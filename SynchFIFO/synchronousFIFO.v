==> flow/design.v <==
module Sync_FIFO( clk, rst, buf_in, buf_out, wr_en, rd_en, buf_empty, buf_full, fifo_counter );
input                 rst, clk, wr_en, rd_en;   
input [7:0]           buf_in;                   
output[7:0]           buf_out;                  
output                buf_empty, buf_full;      
output[3 :0] fifo_counter;             
reg[7:0]              buf_out;
reg                   buf_empty, buf_full;
reg[3 :0]    fifo_counter;
reg[3 -1:0]  rd_ptr, wr_ptr;            
reg[7:0]              buf_mem[( 1<<3 ) -1 : 0];  
always @(fifo_counter)
begin
   buf_empty = (fifo_counter==0);    
   buf_full = (fifo_counter== ( 1<<3 ));   
end
always @(posedge clk or posedge rst)
begin
   if( rst )
       fifo_counter <= 0;		 
   else if( (!buf_full && wr_en) && ( !buf_empty && rd_en ) )   
       fifo_counter <= fifo_counter;			 
   else if( !buf_full && wr_en )			 
       fifo_counter <= fifo_counter + 1;
   else if( !buf_empty && rd_en )		 
       fifo_counter <= fifo_counter - 1;
   else
      fifo_counter <= fifo_counter;			 
end
always @( posedge clk or posedge rst)
begin
   if( rst )
      buf_out <= 0;		 
   else
   begin
      if( rd_en && !buf_empty )
         buf_out <= buf_mem[rd_ptr];	 
      else
         buf_out <= buf_out;		
   end
end
always @(posedge clk)
begin
   if( wr_en && !buf_full )
      buf_mem[ wr_ptr ] <= buf_in;		 
   else
      buf_mem[ wr_ptr ] <= buf_mem[ wr_ptr ];
end
always@(posedge clk or posedge rst)
begin
   if( rst )
   begin
      wr_ptr <= 0;		 
      rd_ptr <= 0;		 
   end
   else
   begin
      if( !buf_full && wr_en )    
			wr_ptr <= wr_ptr + 1;		 
      else  
			wr_ptr <= wr_ptr;
      if( !buf_empty && rd_en )   
			rd_ptr <= rd_ptr + 1;		 
      else 
			rd_ptr <= rd_ptr;
   end
end
endmodule
Tool chain data of Sync_FIFO
The steps from the RTL of Sync_FIFO to its reports follow in flow order.
Lines are those of the file above, counted from 1.
Operators: Yosys type, input widths -> output width; for muxes data width and select width s.
Cell names lack the library's common part.
A cell with n/a has no value.
Design
  top: Sync_FIFO
  clock: clk
  cell library: sky130hd
  library corner: tt_025C_1v80

Elaborated design
Counts by Yosys on the flattened word-level netlist (proc, flatten, opt, wreduce; memories kept). Register bits leave out memories and registers merged into their read ports (data or address). Print and check cells are left out. Cells with the same type and inputs are merged into one.
Memory sizes are those after Yosys's memory passes, which may raise the word count (mostly to a power of two), join words into wider ones and drop unused or constant bits.
Cells by class
  add/subtract/negate cells: 4
  multiply operators: 0
  divide/modulo/power cells: 0
  $lt $le $gt $ge: 0
  equal/unequal tests: 2
  shifts and indexed selects: 0
  multiplexer cells: 7
  bitwise logic cells: 2
  reduce/logical cells: 9
Operator list (count)
  $mux 8: 3
  $mux 4: 2
  $add 3x1->3 const B: 2
  $reduce_and 2->1: 2
  $add 4x1->4 const B: 1
  $sub 4x1->4 const B: 1
  $eq 4x4->1 const B: 1
  $logic_not 4->1: 1
  $logic_and 1x1->1: 3
  $logic_not 1->1: 2
  $reduce_bool 2->1: 1
  $mux 1: 2
  $ne 1x1->1 const B: 1
  $or 1x1->1: 1
  $not 1->1: 1
Word-level totals
  register bits after elaboration: 10
  bits in latches: 0
  bits in writable memories: 64
  ROM bits: 0
  clocked read ports x word width: 8
  memories: 1
  input bits: 12
  output and inout port bits: 14
  elaborated cells: 28
Memories
  buf_mem: words 8, bits a word 8, rd ports 1, write ports 1, line 11  | reg[7:0]              buf_mem[( 1<<3 ) -1 : 0];

Logic depth
Depth = most cells in a row (Yosys ltp): at word level without a register or memory, in the mapped netlist without a sequential cell, where the memories' decode and read muxes count.
Depth
  depth in word-level cells: 6
  ABC_AREA: 0
  mapped depth: 8
  gate-level depth less buffers: 8

Netlist
Source: synth_stat.txt of the flow (Yosys; design flattened, memories mapped). It holds for the ABC_AREA given above (unset counts as 0); a run with the other value may have another netlist.
The area totals of this step are shown rounded.
Cells by type
  edfxtp_1: count 64, total area 1.92E+03 um2
  dfrtp_1: count 18, total area 450.432 um2
  mux2_2: count 16, total area 180.173 um2
  mux2i_1: count 17, total area 170.163 um2
  a221o_1: count 8, total area 80.077 um2
  nand2_1: count 19, total area 71.318 um2
  xnor2_1: count 6, total area 52.55 um2
  ha_1: count 4, total area 50.048 um2
  o22ai_1: count 8, total area 50.048 um2
  o21ai_1: count 8, total area 40.038 um2
  buf_2: count 5, total area 25.024 um2
  nor3_1: count 5, total area 25.024 um2
  fa_1: count 1, total area 20.019 um2
  nand2b_1: count 3, total area 18.768 um2
  a21oi_1: count 3, total area 15.014 um2
  mux2_4: count 1, total area 15.014 um2
  nor2_1: count 4, total area 15.014 um2
  or4b_4: count 1, total area 13.763 um2
Not listed: further types 12, cells in them 16.
Mapped netlist
  standard cells after synthesis: 207
  cell area after synthesis: 0.00332 mm2
  sequential area: 0.00237 mm2
  flip-flop cells: 82
  buffers: 8

Path before layout
Path of least setup slack by OpenSTA after synthesis, without wires, with an ideal clock, recovery checks aside; 20% of the period is set as input and as output delay. Where synthesis merged equal registers, the netlist keeps one of their names.
Timing post-synthesis
  path type: reg-to-reg
  start: reg fifo_counter[0]
  end: reg fifo_counter[3]
  period: 2.83 ns
  setup time: 0.080 ns
  time at the first pin: 0.000 ns
  arrival: 2.287 ns
  required time: 2.750 ns
  path slack: 0.463 ns
  delay of the path: 2.367 ns
  stages: 9
  path buffers: 0
  synthesis period reached: 2.367 ns
"delay of the path" = arrival - input delay + setup time.
"stages" counts driving pins, that of a launching flip-flop among them; a cell with two outputs on the path counts twice.
"synthesis period reached" is the clock period less the worst setup slack; recovery checks do not enter. This is arithmetic on one report: input and output delays are still those of the set period (20% each).
Between the ends stands the longest chain of elaborated cells between them, by number of cells; it is not shown to be the way that was timed. Of several equally long chains one is given.
A line is the first line of the expression or statement that the cell stems from. Yosys adds cells for indexed reads and writes and turns some case tables into memories.
At most two assigning lines are given for a register; there are more.
Between the ends, post-synthesis
  cell sequence: dfrtp_1 or4b_4 and2_1 inv_2 ha_1 a21o_1 a21oi_1 mux2i_1 xnor2_1
  length of the longest elaborated chain: 6
  elaborated cells between the ends (all ways): 14
  those cells by class: add/sub (2); eq/ne (1); mux (2); logic (1); reduce/logical (8)
RTL lines, path post-synthesis
  start, declared: line 6  | output[3 :0] fifo_counter;
  start, assigned: line 22  | fifo_counter <= fifo_counter;
  start, assigned: line 24  | fifo_counter <= fifo_counter + 1;
  $eq 4x4->1: line 15  | buf_full = (fifo_counter== ( 1<<3 ));
  $logic_not 1->1: line 21  | else if( (!buf_full && wr_en) && ( !buf_empty && rd_en ) )
  $logic_and 1x1->1 x2: line 21
  $not 1->1
  $reduce_and 2->1
  end, assigned: line 22
  end, assigned: line 24
  end, declared: line 6

Worst path after layout
From the final timing report of run 2: the path of least setup slack in the routed layout; clock arrival at registers is part of the times.
Timing post-layout
  path type: reg-to-output
  start: reg fifo_counter[0]
  end: out buf_full
  period: 4.34 ns
  output delay: 0.87 ns
  time at the first pin: 0.34 ns
  arrival: 2.01 ns
  required time: 3.47 ns
  path slack: 1.46 ns
  stages: 4
  path buffers: 1
Between the ends stands the longest chain of elaborated cells between them, by number of cells; it is not shown to be the way that was timed. Of several equally long chains one is given.
At most two assigning lines are given for a register; there are more.
Between the ends, post-layout
  cell sequence: dfrtp_1 or4b_4 inv_1 clkdlybuf4s50_1
  length of the longest elaborated chain: 1
  elaborated cells between the ends (all ways): 1
  source lines of those cells: 1
  those cells by class: eq/ne (1)
RTL lines, path post-layout
  start, declared: line 6  | output[3 :0] fifo_counter;
  start, assigned: line 22  | fifo_counter <= fifo_counter;
  start, assigned: line 24  | fifo_counter <= fifo_counter + 1;
  $eq 4x4->1: line 15  | buf_full = (fifo_counter== ( 1<<3 ));
  end, declared: line 5  | output                buf_empty, buf_full;

==> results <==
Record of 2 stored runs of the RTL-to-layout flow on Sync_FIFO, platform sky130hd. The runs are unordered. Constraints: input delay and output delay 20% of the set period each, output load 0.01 pF.
"achieved clock period" means the clock period less the worst setup slack. The figure is calculated, with input and output delays left at 20% of the set period.
"worst setup path time": the worst setup path's part of the clock period (all of it between registers, 20% less for each end at a port) less its slack. A launch clock that arrives late makes it longer, a capture clock that arrives late makes it shorter.
"power" is the tool's figure for a default switching activity; nothing was simulated.
The measured numbers are rounded.
[run 1] settings: period_ns=1.88, CORE_UTILIZATION=71, SETUP_SLACK_MARGIN=-0.15, PLACE_DENSITY_LB_ADDON=0.17, CORE_ASPECT_RATIO=0.57, CELL_PAD_IN_SITES_GLOBAL_PLACEMENT=3, CTS_CLUSTER_SIZE=53, CAP_MARGIN=20, CORE_MARGIN=2, SLEW_MARGIN=20
[run 1] result: did not finish, placement stopped with FLW-0024
[run 2] settings: period_ns=4.34, CORE_UTILIZATION=43, SETUP_SLACK_MARGIN=0.94, PLACE_DENSITY_LB_ADDON=0.22, GPL_ROUTABILITY_DRIVEN=1, CTS_CLUSTER_SIZE=42, CTS_CLUSTER_DIAMETER=320, CAP_MARGIN=20, SLEW_MARGIN=10, CORE_MARGIN=2
[run 2] result: chip area after synthesis (Yosys) 0.00332 mm2, die area 0.00843 mm2, standard-cell area of the final layout 0.00393 mm2, utilization 51.7 %, worst setup slack after layout 1.46 ns, total negative slack 0.000 ns, power 2.61 mW, achieved clock period 2.879 ns, worst setup path time 2.01 ns, worst setup path kind reg-to-output
